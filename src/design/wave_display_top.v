==> flow/design.v <==
module ram_1w2r #(parameter WIDTH = 8, parameter DEPTH = 8) (
    input clka,
    input wea,
    input [DEPTH-1:0] addra,
    input [WIDTH-1:0] dina,
    output wire [WIDTH-1:0] douta,
    input clkb,
    input [DEPTH-1:0] addrb,
    output wire [WIDTH-1:0] doutb
);
    reg [WIDTH-1:0] RAM [(2**DEPTH)-1:0];
    reg [DEPTH-1:0] read_addra;
    reg [DEPTH-1:0] read_addrb;
    always @(posedge clka) begin
        if (wea == 1'b1)
            RAM[addra] <= dina;
        read_addra <= addra;
    end
    always @(posedge clkb)
        read_addrb <= addrb;
    assign douta = RAM[read_addra];
    assign doutb = RAM[read_addrb];
endmodule
module wave_capture (
    input clk,
    input reset,
    input new_sample_ready,
    input [15:0] new_sample_in,
    input wave_display_idle,
    output wire [8:0] write_address,
    output wire write_enable,
    output wire [7:0] write_sample,
    output reg read_index
);
parameter ARMED = 2'd0;
parameter ACTIVE = 2'd1; 
parameter WAIT = 2'd2; 
parameter DONE = 8'd255; 
reg next_read_index;
reg[1:0] state, next_state; 
reg[15:0] prev_sample;
wire zero_cross = (new_sample_in[15] == 1'b0) && (prev_sample[15] == 1'b1);
reg [7:0] counter; 
assign write_enable = (state == ACTIVE) && new_sample_ready;
assign write_sample = new_sample_in[15:8] + 8'd128;
assign write_address = {~read_index, counter};
always @(posedge clk) begin 
    if (reset) begin
        state <= ARMED;
        prev_sample <= 16'd0;
        counter <= 1'b0;
        read_index <= 8'd0;
    end else begin
        state <= next_state;
        read_index <= next_read_index;
        if (new_sample_ready) begin
            prev_sample <= new_sample_in;
        end 
        if (next_state == ARMED) begin
            counter <= 8'd0;
        end
        if (state == ACTIVE && new_sample_ready && counter != DONE) begin
           counter <= counter + 8'd1; 
        end
    end 
end 
always @(*) begin 
    next_state = state;
    next_read_index = read_index;
    if(state == ARMED) begin
        if(new_sample_ready && zero_cross) begin
            next_state = ACTIVE;
        end
    end
    if(state == ACTIVE) begin
        if(counter == DONE && new_sample_ready) begin
            next_state = WAIT;
        end
    end
    if(state == WAIT) begin
        if(wave_display_idle == 1'b1) begin
            next_state = ARMED;
            next_read_index = ~read_index;
        end
    end
end 
endmodule
`timescale 1ns/1ps
module wave_display (
    input clk,
    input reset,
    input [10:0] x,   
    input [9:0]  y,   
    input valid,
    input [7:0] read_value,
    input read_index,
    output wire [8:0] read_address,
    output wire valid_pixel,
    output wire [7:0] r,
    output wire [7:0] g,
    output wire [7:0] b
);
    wire in_mid_quadrants = (x[10:8] == 3'b001) || (x[10:8] == 3'b010);
    wire in_top_half      = (y[9] == 1'b0);
    wire [6:0] x_thick = x[7:1];  
    wire [7:0] addr_low =
        (x[10:8] == 3'b001) ? {1'b0, x_thick} :
        (x[10:8] == 3'b010) ? {1'b1, x_thick} :
                              8'h00;  
    wire [8:0] addr_comb = {read_index, addr_low};
    assign read_address = addr_comb;
    wire [7:0] read_value_adjusted = (read_value >> 1) + 8'd32;
    reg [7:0] rv1, rv2;
    always @(posedge clk) begin
      if (reset) begin
        rv1 <= 8'd0;
        rv2 <= 8'd0;
      end else begin
        rv1 <= read_value_adjusted;
        rv2 <= rv1;
      end
    end
    reg [10:0] x1, x2;
    reg [9:0]  y1, y2;
    reg        v1, v2;
    reg        draw1, draw2;
    reg [8:0] addr1, addr2, addr3;
    always @(posedge clk) begin
        if (reset) begin
            x1 <= 11'd0; x2 <= 11'd0;
            y1 <= 10'd0; y2 <= 10'd0;
            v1 <= 1'b0;  v2 <= 1'b0;
            draw1 <= 1'b0; draw2 <= 1'b0;
            addr1 <= 9'd0; addr2 <= 9'd0; addr3 <= 9'd0;
        end else begin
            x1 <= x;  x2 <= x1;
            y1 <= y;  y2 <= y1;
            v1 <= valid; v2 <= v1;
            draw1 <= (in_mid_quadrants && in_top_half);
            draw2 <= draw1;
            addr1 <= addr_comb;
            addr2 <= addr1;
            addr3 <= addr2;
        end
    end
    wire in_draw_region = draw2 && v2;    
    reg in_draw_region_d;
    reg [7:0] samp_prev, samp_curr;
    always @(posedge clk) begin
      if (reset) begin
        in_draw_region_d <= 1'b0;
      end else begin
        in_draw_region_d <= in_draw_region;
      end
    end
    wire enter_draw_region = in_draw_region && !in_draw_region_d;
    always @(posedge clk) begin
      if (reset) begin
        samp_prev <= 8'd0;
        samp_curr <= 8'd0;
      end else if (!in_draw_region) begin
        samp_prev <= 8'd0;
        samp_curr <= 8'd0;
      end else if (enter_draw_region) begin
        samp_prev <= rv2;
        samp_curr <= rv2;
      end else if (addr2 != addr3) begin
        samp_prev <= samp_curr;
        samp_curr <= rv2;
      end
    end
    wire [7:0] y_disp = y2[8:1];
    wire [7:0] y_min = (samp_prev < samp_curr) ? samp_prev : samp_curr;
    wire [7:0] y_max = (samp_prev < samp_curr) ? samp_curr : samp_prev;
    wire pixel_on = draw2 && v2 && (y_disp >= y_min) && (y_disp <= y_max);
    assign valid_pixel = pixel_on;
    assign r = pixel_on ? 8'hFF : 8'h00;
    assign g = pixel_on ? 8'hFF : 8'h00;
    assign b = pixel_on ? 8'hFF : 8'h00;
endmodule
module wave_display_top(
    input clk,
    input reset,
    input new_sample,
    input [15:0] sample,
    input [10:0] x,   
    input [9:0]  y,   
    input valid,
    input vsync,
    output [7:0] r,
    output [7:0] g,
    output [7:0] b
);
    wire [7:0] read_sample, write_sample;
    wire [8:0] read_address, write_address;
    wire read_index;
    wire write_en;
    wire wave_display_idle = ~valid; 
    wave_capture wc(
        .clk(clk),
        .reset(reset),
        .new_sample_ready(new_sample),
        .new_sample_in(sample),  
        .write_address(write_address),
        .write_enable(write_en),  
        .write_sample(write_sample),  
        .wave_display_idle(wave_display_idle),  
        .read_index(read_index)  
    );
    ram_1w2r #(.WIDTH(8), .DEPTH(9)) sample_ram(  
        .clka(clk),
        .clkb(clk),
        .wea(write_en),  
        .addra(write_address), 
        .dina(write_sample),  
        .douta(),  
        .addrb(read_address),  
        .doutb(read_sample)  
    );
    wire valid_pixel;
    wire [7:0] wd_r, wd_g, wd_b;
    wave_display wd(
        .clk(clk),
        .reset(reset),
        .x(x),  
        .y(y),  
        .valid(valid),  
        .read_address(read_address),  
        .read_value(read_sample),  
        .read_index(read_index),  
        .valid_pixel(valid_pixel),  
        .r(wd_r), .g(wd_g), .b(wd_b)  
    );
    assign {r, g, b} = valid_pixel ? {wd_r, wd_g, wd_b} : {3{8'b0}};
endmodule
======== Step by step through the tools: wave_display_top ========
The steps from the RTL of wave_display_top to its reports follow in flow order.
Line numbers count from 1 in the design file above.
Library cell names are shortened.
Not given: n/a
set-up
  top ..................................... wave_display_top
  clock ................................... clk
  library ................................. sky130hd
  timing corner ........................... tt_025C_1v80

======== After elaboration ========
Source: Yosys, flattened and elaborated, memories not mapped. Widths are those after wreduce. Print and check cells do not count. Equal cells are merged and count once.
Memory sizes are those after Yosys's memory passes, which may raise the word count (mostly to a power of two), join words into wider ones and drop unused or constant bits.
storage and ports
  register bits ........................... 109
  RAM bits ................................ 4096
  word width x clocked read ports ......... 8
  memory cells ............................ 1
  bits of input ports ..................... 42
  output and inout port bits .............. 24
  cells after elaboration ................. 75
cells by class
  add/subtract/negate cells ............... 3
  magnitude comparators ................... 3
  eq/ne operators ......................... 7
  muxes and demuxes ....................... 20
  bitwise gates (word level) .............. 5
  reduce/logical cells .................... 18
memory list
  name            words  width  read ports  wr ports  RTL line  text
  sample_ram.RAM  512    8      1           1         11        reg [WIDTH-1:0] RAM [(2**DEPTH)-1:0];
operators with widths
  kind                                                            number
  8-bit two-way mux                                               11
  24-bit two-way mux                                              1
  2-bit two-way mux                                               6
  1-bit logical AND                                               10
  9-bit != test                                                   1
  9-bit two-way mux                                               1
  7-bit by 6-bit adder with 8-bit output with constant B          1
  8-bit by 1-bit adder with 8-bit output with constant B          1
  8-bit adder with constant B                                     1
  8-bit greater-or-equal comparator                               1
  8-bit <= comparator                                             1
  8-bit < comparator                                              1
  8-bit equality test with constant B                             1
  8-bit != test with constant B                                   1
  1-bit NOT                                                       5
  2-bit logical NOT                                               2
  2-bit nonzero test                                              2
  3-bit by 1-bit equality test with 1-bit output with constant B  1
  3-bit by 2-bit equality test with 1-bit output with constant B  1
  2-bit by 1-bit equality test with 1-bit output with constant B  1
  2-bit equality test with constant B                             1
  2-bit AND reduction                                             1
  2-bit OR reduction                                              1
  1-bit logical OR                                                1
  1-bit logical NOT                                               1
  1-bit two-way mux                                               1

======== Depth ========
Depth = most cells in a row (Yosys ltp): at word level without a register or memory, in the mapped netlist without a sequential cell, where the memories' decode and read muxes count.
logic depth
  depth after elaboration ................. 12
  ABC_AREA ................................ 0
  depth in mapped cells ................... 19
  gate-level depth less buffers ........... 18

======== After synthesis ========
The flow's flattened synthesis, as Yosys stat reports it; memories are mapped. The netlist is that of the ABC_AREA named above (0 if unset); the other value can give another one.
The area totals of this step are shown rounded.
cell types
  type      number  area in all (um^2)
  edfxtp_1  3584    1.08E+05
  mux4_2    1036    2.33E+04
  nor2_1    577     2.17E+03
  dfxtp_1   102     2.04E+03
  mux2i_1   133     1.33E+03
  clkbuf_1  198     743.213
  buf_4     88      660.634
  a22oi_1   74      555.533
  nor2b_1   73      456.688
  nand2_1   99      371.606
  ha_1      28      350.336
  buf_2     69      345.331
  buf_6     28      315.302
  o22ai_1   41      256.496
  a21oi_1   50      250.24
  a211oi_1  31      232.723
  a221oi_1  19      166.41
  a211o_1   15      131.376
Other cell types: 39; their cells: 250.
mapped netlist
  cell count .............................. 6495
  chip area (Yosys) ....................... 142900 um^2
  sequential area ......................... 109700 um^2
  flip-flops .............................. 3686
  buffer cells ............................ 412
The figures by module come from a second, unflattened synthesis with its own total; it is not the netlist above.
second synthesis, totals
  cell total of the unflattened synthesis .. 11900
  area (unflattened synthesis) ............ 200100 um^2
Rows give one instance, submodules left out.
by module
  module            instances  cells  area (um^2)  sequential area (um^2)
  ram_1w2r          1          11453  195700       123400
  wave_display      1          337    3456         1602
  wave_capture      1          83     685.7        260.2
  wave_display_top  1          27     198.9        0.0

======== Path before layout ========
Path of least setup slack by OpenSTA after synthesis, without wires, with an ideal clock, recovery checks aside; 20% of the period is set as input and as output delay. Where synthesis merged equal registers, the netlist keeps one of their names.
timing post-synthesis
  path kind ............................... input -> register
  start point ............................. input sample[15]
  end point ............................... register wc.counter[3]
  period .................................. 10500 ps
  external input delay .................... 2100 ps
  setup time .............................. 86 ps
  time at the first pin ................... 2100 ps
  data arrival time ....................... 9109 ps
  required time ........................... 10414 ps
  path slack .............................. 1305 ps
  delay of the path ....................... 7095 ps
  stages .................................. 7
  path buffers ............................ 0
  synthesis period reached ................ 9195 ps
"delay of the path" = arrival - input delay + setup time.
"stages" counts driving pins, that of a launching flip-flop among them; a cell with two outputs on the path counts twice.
"synthesis period reached" = period - worst setup slack (recovery checks aside). The figure is calculated, with input and output delays left at 20% of the set period.
Between the ends stands the longest chain of elaborated cells between them, by number of cells; it is not shown to be the way that was timed. Of several equally long chains one is given.
Each line given opens the expression or statement behind the cell; cells for indexed reads and writes are added by Yosys, which also makes memories of some case tables.
A register here has more assigning lines than the two given.
between the ends, post-synthesis
  cells stage by stage .................... inv_1 > nand3_1 > nor2_1 > nor3_1 > nor3_1 > a21oi_1 > a211oi_1
  length of the longest elaborated chain .. 12
  elaborated cells on any way between the ends .. 13
  RTL lines with such cells ............... 9
  those cells by class .................... mux (8); logic (1); reduce/logical (4)
ends and longest elaborated chain, post-synthesis
  item               RTL line  text
  start, declared    185       input [15:0] sample,
  1-bit NOT          42        wire zero_cross = (new_sample_in[15] == 1'b0) && (prev_sample[15] == 1'b1);
  1-bit logical AND  42
  1-bit logical AND  71        if(new_sample_ready && zero_cross) begin
  2-bit two-way mux  71
  2-bit two-way mux  70        if(state == ARMED) begin
  2-bit two-way mux  76        if(counter == DONE && new_sample_ready) begin
  2-bit two-way mux  75        if(state == ACTIVE) begin
  2-bit two-way mux  81        if(wave_display_idle == 1'b1) begin
  2-bit two-way mux  80        if(state == WAIT) begin
  2-bit logical NOT  59        if (next_state == ARMED) begin
  8-bit two-way mux  59
  8-bit two-way mux  62        if (state == ACTIVE && new_sample_ready && counter != DONE) begin
  end, assigned      60        counter <= 8'd0;
  end, assigned      63        counter <= counter + 8'd1;
  end, declared      43        reg [7:0] counter;

======== Path in the finished layout ========
From the final timing report of flow run 1: the path of least setup slack in the routed layout; clock arrival at registers is part of the times.
The report prints the path's times to 10 ps; the period is as set.
timing after layout
  path kind ............................... register -> output
  start point ............................. register wd.samp_curr[1]
  end point ............................... output g[6]
  period .................................. 15600 ps
  external output delay ................... 3120 ps
  time at the first pin ................... 930 ps
  data arrival time ....................... 5490 ps
  required time ........................... 12480 ps
  path slack .............................. 6990 ps
  stages .................................. 22
  path buffers ............................ 3
Between the ends stands the longest chain of elaborated cells between them, by number of cells; it is not shown to be the way that was timed. Of several equally long chains one is given.
A register here has more assigning lines than the two given.
between the ends, after layout
  cells stage by stage .................... dfxtp_1 > inv_1 > ha_1 > a21o_1 > a21o_1 > a21o_1 > a21o_1 > a21oi_1 > o21ai_1 > buf_4 > mux2_2 > ha_1 > nand2b_1 > a21o_1 > a21o_1 > a21o_1 > a21o_1 > a21o_1 > a211oi_1 > nor4b_2 > buf_4 > clkdlybuf4s50_1
  length of the longest elaborated chain .. 6
  elaborated cells on any way between the ends .. 8
  those cells by class .................... compare (3); mux (3); reduce/logical (2)
ends and longest elaborated chain, after layout
  item                               RTL line  text
  start, declared                    148       reg [7:0] samp_prev, samp_curr;
  start, assigned                    166       samp_curr <= rv2;
  start, assigned                    169       samp_curr <= rv2;
  8-bit < comparator                 173       wire [7:0] y_min = (samp_prev < samp_curr) ? samp_prev : samp_curr;
  8-bit two-way mux                  173
  8-bit greater-or-equal comparator  175       wire pixel_on = draw2 && v2 && (y_disp >= y_min) && (y_disp <= y_max);
  1-bit logical AND (2 in a row)     175
  24-bit two-way mux                 234       assign {r, g, b} = valid_pixel ? {wd_r, wd_g, wd_b} : {3{8'b0}};
  end, declared                      191       output [7:0] g,

==> runs of wave_display_top <==
Stored flow runs of wave_display_top (2 of them; Yosys, OpenROAD, sky130hd). They differ in their settings and are not a sequence. Constraints: input delay and output delay 20% of the set period each, output load 0.01 pF.
"achieved clock period": clock period set for the run, less the worst setup slack. It is reckoned from that one timing run; input and output delays stay at 20% of the period that was set.
By "total power of the final layout" is meant OpenSTA's value without simulated activity: inputs other than the clock are taken to toggle once in ten clock periods, and the tool carries that through the logic.
The results are shown rounded.

---- flow run 1 ----
settings
  period_ns = 15.6
  CAP_MARGIN = 20
  CORE_MARGIN = 2
  CORE_UTILIZATION = 40
  SLEW_MARGIN = 20
results
  netlist area reported by Yosys .......... 142900 um^2
  total die area .......................... 362100 um^2
  standard-cell area after routing ........ 161000 um^2
  utilization of the finished layout ...... 45.3 %
  setup slack of the worst path ........... 6986 ps
  setup TNS ............................... 0 ps
  worst hold slack in the final report .... 421 ps
  total power of the final layout ......... 20.75 mW
  achieved clock period ................... 8614 ps

---- flow run 2 ----
settings
  period_ns = 6.75
  CORE_UTILIZATION = 27
  SETUP_SLACK_MARGIN = -0.44
  PLACE_DENSITY_LB_ADDON = 0.3
  CORE_MARGIN = 2
  CELL_PAD_IN_SITES_GLOBAL_PLACEMENT = 2
  TNS_END_PERCENT = 25
  GPL_TIMING_DRIVEN = 1
  GPL_ROUTABILITY_DRIVEN = 1
  CAP_MARGIN = 15
  SLEW_MARGIN = 20
results
  netlist area reported by Yosys .......... 142900 um^2
  total die area .......................... 535200 um^2
  standard-cell area after routing ........ 165200 um^2
  utilization of the finished layout ...... 31.3 %
  setup slack of the worst path ........... 69 ps
  setup TNS ............................... 0 ps
  worst hold slack in the final report .... 436 ps
  total power of the final layout ......... 49.10 mW
  achieved clock period ................... 6681 ps
