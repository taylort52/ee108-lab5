==> flow/design.v <==
module brute_force_synchronizer #(parameter WIDTH=1)(
    input clk,   
    input [WIDTH-1:0] in,    
    output [WIDTH-1:0] out   
);
    wire ff1_out, ff2_out;
    dff #(WIDTH) ff1(.clk(clk), .d(in), .q(ff1_out));
    dff #(WIDTH) ff2(.clk(clk), .d(ff1_out), .q(ff2_out));
    dff #(WIDTH) ff3(.clk(clk), .d(ff2_out), .q(out));
endmodule
module button_press_unit(
    input clk, 
    input reset, 	 
    input in, 	 
    output out	 
);
    parameter WIDTH = 20;
    wire button_sync;
    brute_force_synchronizer sync(
        .clk(clk),
        .in(in),
        .out(button_sync)
    );
    wire button_debounced;
    debouncer #(WIDTH) debounce(
        .clk(clk),
        .reset(reset),
        .in(button_sync),
        .out(button_debounced)
    );
    one_pulse one_pulse(
        .clk(clk),
        .reset(reset),
        .in(button_debounced),
        .out(out)
    );
endmodule
module debouncer(
    input clk,
    input reset,
    input in,
    output reg out
); 
    parameter WIDTH = 20;
    reg counter_reset;
    wire [WIDTH-1:0] counter_out;
    dffr #(WIDTH) counter(
        .clk(clk),
        .d(counter_out+1'b1),
        .q(counter_out),
        .r(counter_reset || reset)
    );
    reg [1:0] next_state_d;
    wire [1:0] current_state_q;
    dffr #(2) state(
        .clk(clk),
        .d(next_state_d),
        .q(current_state_q),
        .r(reset)
    );
    always @(*)
        case (current_state_q)
            2'b00: begin
                out = 1'b0;
                counter_reset = 1'b1;
                if (in)
                    next_state_d = 2'b01;
                else
                    next_state_d = 2'b00;
            end
            2'b01 : begin
                out = 1'b1;
                counter_reset = in;
                if (&counter_out)
                    next_state_d = 2'b11;
                else
                    next_state_d = 2'b01;
            end
            2'b11 : begin
                out = 1'b1;
                counter_reset = 1'b1;
                if (~in)
                    next_state_d = 2'b10;
                else
                    next_state_d = 2'b11;
            end
            2'b10 : begin
                out = 1'b0;
                counter_reset = ~in;
                if (counter_out)
                    next_state_d = 2'b00;
                else
                    next_state_d = 2'b10;
            end
            default : begin
                out = 1'b0;
                counter_reset = 1'b1;
                next_state_d = 2'b00;
            end
        endcase
endmodule
module dff #(parameter WIDTH = 1) (
    input clk,
    input [WIDTH-1:0] d,
    output reg [WIDTH-1:0] q
);
    always @(posedge clk) 
        q <= d;
endmodule
module dffr #(parameter WIDTH = 1) (
    input clk,
    input r,
    input [WIDTH-1:0] d,
    output reg [WIDTH-1:0] q
);
    always @ (posedge clk) 
        if (r) 
            q <= {WIDTH{1'b0}};
        else
            q <= d;
endmodule
module dffre #(parameter WIDTH = 1) (
    input clk,
    input r,
    input en,
    input [WIDTH-1:0] d,
    output reg [WIDTH-1:0] q
);
    always @(posedge clk)
        if (r)
            q <= {WIDTH{1'b0}};
        else if (en)
            q <= d;
        else
            q <= q;
endmodule
module one_pulse(
    input clk,
    input reset,
    input in,         
    output wire out   
);
    wire last_value;
    dffr last_value_storage(.clk(clk), .r(reset), .d(in), .q(last_value));
    assign out = ~last_value & in;
endmodule
# --- Step by step through the tools: button_press_unit ---
# What the tools print for button_press_unit, step after step.
# Line numbers count from 1 in the design file above.
# Cell names lack the library's common part.
inputs:
  top_module: "button_press_unit"
  clk_port: "clk"
  lib: "sky130hd"
  lib_corner: "tt_025C_1v80"

# --- After elaboration ---
# Counts by Yosys on the flattened word-level netlist (proc, flatten, opt, wreduce; memories kept). Register bits leave out memories and registers merged into their read ports (data or address); mux counts leave out enables and synchronous resets folded into registers. Print and check cells are left out.
word_totals:
  ff_bits: 26
  input_bits: 3
  output_inout_bits: 1
op_classes:
  n_addsub: 1
  equal: 3
  muxes: 7
  logic: 3
  n_reduce_logical: 7
op_table:
  columns: ["operator", "n"]
  rows:
  - ["20-bit by 1-bit adder with 20-bit output with constant B", 1]
  - ["20-bit AND reduction", 1]
  - ["20-bit nonzero test", 1]
  - ["2-bit case mux with 4-bit select", 1]
  - ["2-bit OR reduction", 3]
  - ["2-bit == test with constant B", 2]
  - ["2-bit two-way mux", 2]
  - ["1-bit case mux with 3-bit select", 1]
  - ["1-bit NOT", 2]
  - ["2-bit by 1-bit == test with 1-bit output with constant B", 1]
  - ["2-bit logical NOT", 1]
  - ["1-bit case mux with 2-bit select", 1]
  - ["1-bit two-way mux", 2]
  - ["1-bit bitwise AND", 1]
  - ["1-bit logical OR", 1]

# --- Depth ---
# Depth = most cells in a row (Yosys ltp): at word level without a register or memory, in the mapped netlist without a sequential cell, where the memories' decode and read muxes count.
depth:
  ltp_word: 4
  abc_area: 1
  ltp_mapped: 8
  mapped_depth_nobuf: 8

# --- Synthesis result ---
# Yosys stat after the flow's synthesis: flattened, memories mapped to cells. It holds for the ABC_AREA given above (unset counts as 0); a run with the other value may have another netlist.
# The area totals of this step are shown rounded.
types:
  columns: ["cell_type", "n"]
  rows:
  - ["dfxtp_1", 28]
  - ["nand2_1", 49]
  - ["nor2_1", 45]
  - ["inv_1", 27]
  - ["nand3_1", 11]
  - ["nor3b_2", 3]
  - ["nor2_4", 3]
  - ["nand4_1", 5]
  - ["a21oi_1", 6]
  - ["nand3_2", 3]
  - ["ha_1", 2]
  - ["o21ai_0", 4]
  - ["nor2_2", 3]
  - ["nand3_4", 1]
  - ["nor3_4", 1]
  - ["nor3_1", 3]
  - ["a211oi_2", 1]
  - ["nand2_2", 2]
# Not listed: further types 9, cells in them 10.
mapped:
  cells: 207
  area_um2: 1440
  seq_area_um2: 561
  flip_flops: 28
  buf_cells: 1

# --- Worst setup path after synthesis ---
# Path of least setup slack by OpenSTA after synthesis, without wires, with an ideal clock, recovery checks aside; 20% of the period is set as input and as output delay. Where synthesis merged equal registers, the netlist keeps one of their names.
synth_path:
  path_kind: "reg-to-reg"
  from: "register debounce.counter.q[0]"
  to: "register debounce.state.q"
  tclk_ns: 1.86
  t_arrival_ns: 1.164
  t_required_ns: 1.748
  setup_slack_ns: 0.584
  path_delay_ns: 1.276
  driving_pins: 9
  path_buffers: 0
  synth_period_reached_ns: 1.276
# "path_delay_ns" = arrival - input delay + setup time.
# "driving_pins": output pins that drive a net of the path, with the launching flip-flop's if there is one; two outputs of one cell count as two.
# "synth_period_reached_ns" = period - worst setup slack (recovery checks aside). The figure is calculated, with input and output delays left at 20% of the set period.
# Where an end lacks its bit number, it is one bit of the signal, or one of the new flip-flops if synthesis recoded a state register.
# The rows between start and end are the longest chain of elaborated cells between them; the timing report does not say that the signal goes this way. Where chains are equally long, one stands for them.
# A line is the first line of the expression or statement that the cell stems from. Yosys adds cells for indexed reads and writes and turns some case tables into memories.
synth_via:
  path_cell_list: "dfxtp_1 > ha_1 > nand3_1 > nor2_4 > nand3_2 > nor2_2 > nand2_1 > nand2_1 > nand2_1"
  elab_chain_len: 3
  cells_between: 5
  cone_classes: "mux: 3; reduce/logical: 2"
synth_lines:
  columns: ["element", "line_no", "source"]
  rows:
  - ["from (decl)", 114, "output reg [WIDTH-1:0] q"]
  - ["from (assign)", 118, "q <= {WIDTH{1'b0}};"]
  - ["from (assign)", 120, "q <= d;"]
  - ["20-bit nonzero test", 90, "if (counter_out)"]
  - ["2-bit two-way mux", 90, null]
  - ["2-bit case mux with 4-bit select", 62, "case (current_state_q)"]
  - ["to (assign)", 118, null]
  - ["to (assign)", 120, null]
  - ["to (decl)", 114, null]

# --- Worst path after layout ---
# Path of least setup slack in the final report of job 1 (OpenROAD, finished layout, wires in). Where an end is a register, its clock arrival counts in the times.
layout_path:
  path_kind: "reg-to-output"
  from: "register debounce.state.q"
  to: "output port out"
  tclk_ns: 3.7
  output_delay_ns: 0.74
  t_arrival_ns: 1.49
  t_required_ns: 2.96
  setup_slack_ns: 1.47
  driving_pins: 3
  path_buffers: 1
# Where an end lacks its bit number, it is one bit of the signal, or one of the new flip-flops if synthesis recoded a state register.
layout_via:
  path_cell_list: "dfxtp_1 > nor3_1 > clkdlybuf4s50_1"
layout_lines:
  columns: ["element", "line_no", "source"]
  rows:
  - ["from (decl)", 114, "output reg [WIDTH-1:0] q"]
  - ["from (assign)", 118, "q <= {WIDTH{1'b0}};"]
  - ["from (assign)", 120, "q <= d;"]
  - ["to (decl)", 15, "output out"]
# Chain of elaborated cells between the ends: none given.

# Measured results for button_press_unit: 2 stored runs of the Yosys and OpenROAD flow on sky130hd. The settings differ; the order carries no meaning. The constraints put input and output delay at 20% of the set period each and load the outputs with 0.01 pF.
# By "period_reached_ns" is meant the clock period of the run minus its worst setup slack. This is arithmetic on one report: input and output delays are still those of the set period (20% each).
# Measured values are rounded.
runs:
  - name: "job 1"
    settings:
      period_ns: 3.7
      CORE_UTILIZATION: 50
      PLACE_DENSITY: 0.41
      CELL_PAD_IN_SITES_GLOBAL_PLACEMENT: 1
      TNS_END_PERCENT: 80
      ABC_AREA: 1
      GPL_ROUTABILITY_DRIVEN: 0
      CTS_CLUSTER_DIAMETER: 166
      CAP_MARGIN: 30
      CORE_MARGIN: 2
      SLEW_MARGIN: 20
    results:
      yosys_chip_area_um2: 1440
      dieArea_um2: 3320
      final_cell_area_um2: 1550
      setup_ws_ns: 1.47
      timing.setup.tns_ns: 0.000
      worst_hold_slack_ns: 0.350
      period_reached_ns: 2.226
  - name: "job 2"
    settings:
      period_ns: 2.12
      CORE_UTILIZATION: 49
      CAP_MARGIN: 20
      CORE_MARGIN: 2
      SLEW_MARGIN: 20
    results:
      yosys_chip_area_um2: 1200
      dieArea_um2: 2860
      final_cell_area_um2: 1330
      setup_ws_ns: 0.126
      timing.setup.tns_ns: 0.000
      worst_hold_slack_ns: 0.343
      period_reached_ns: 1.994
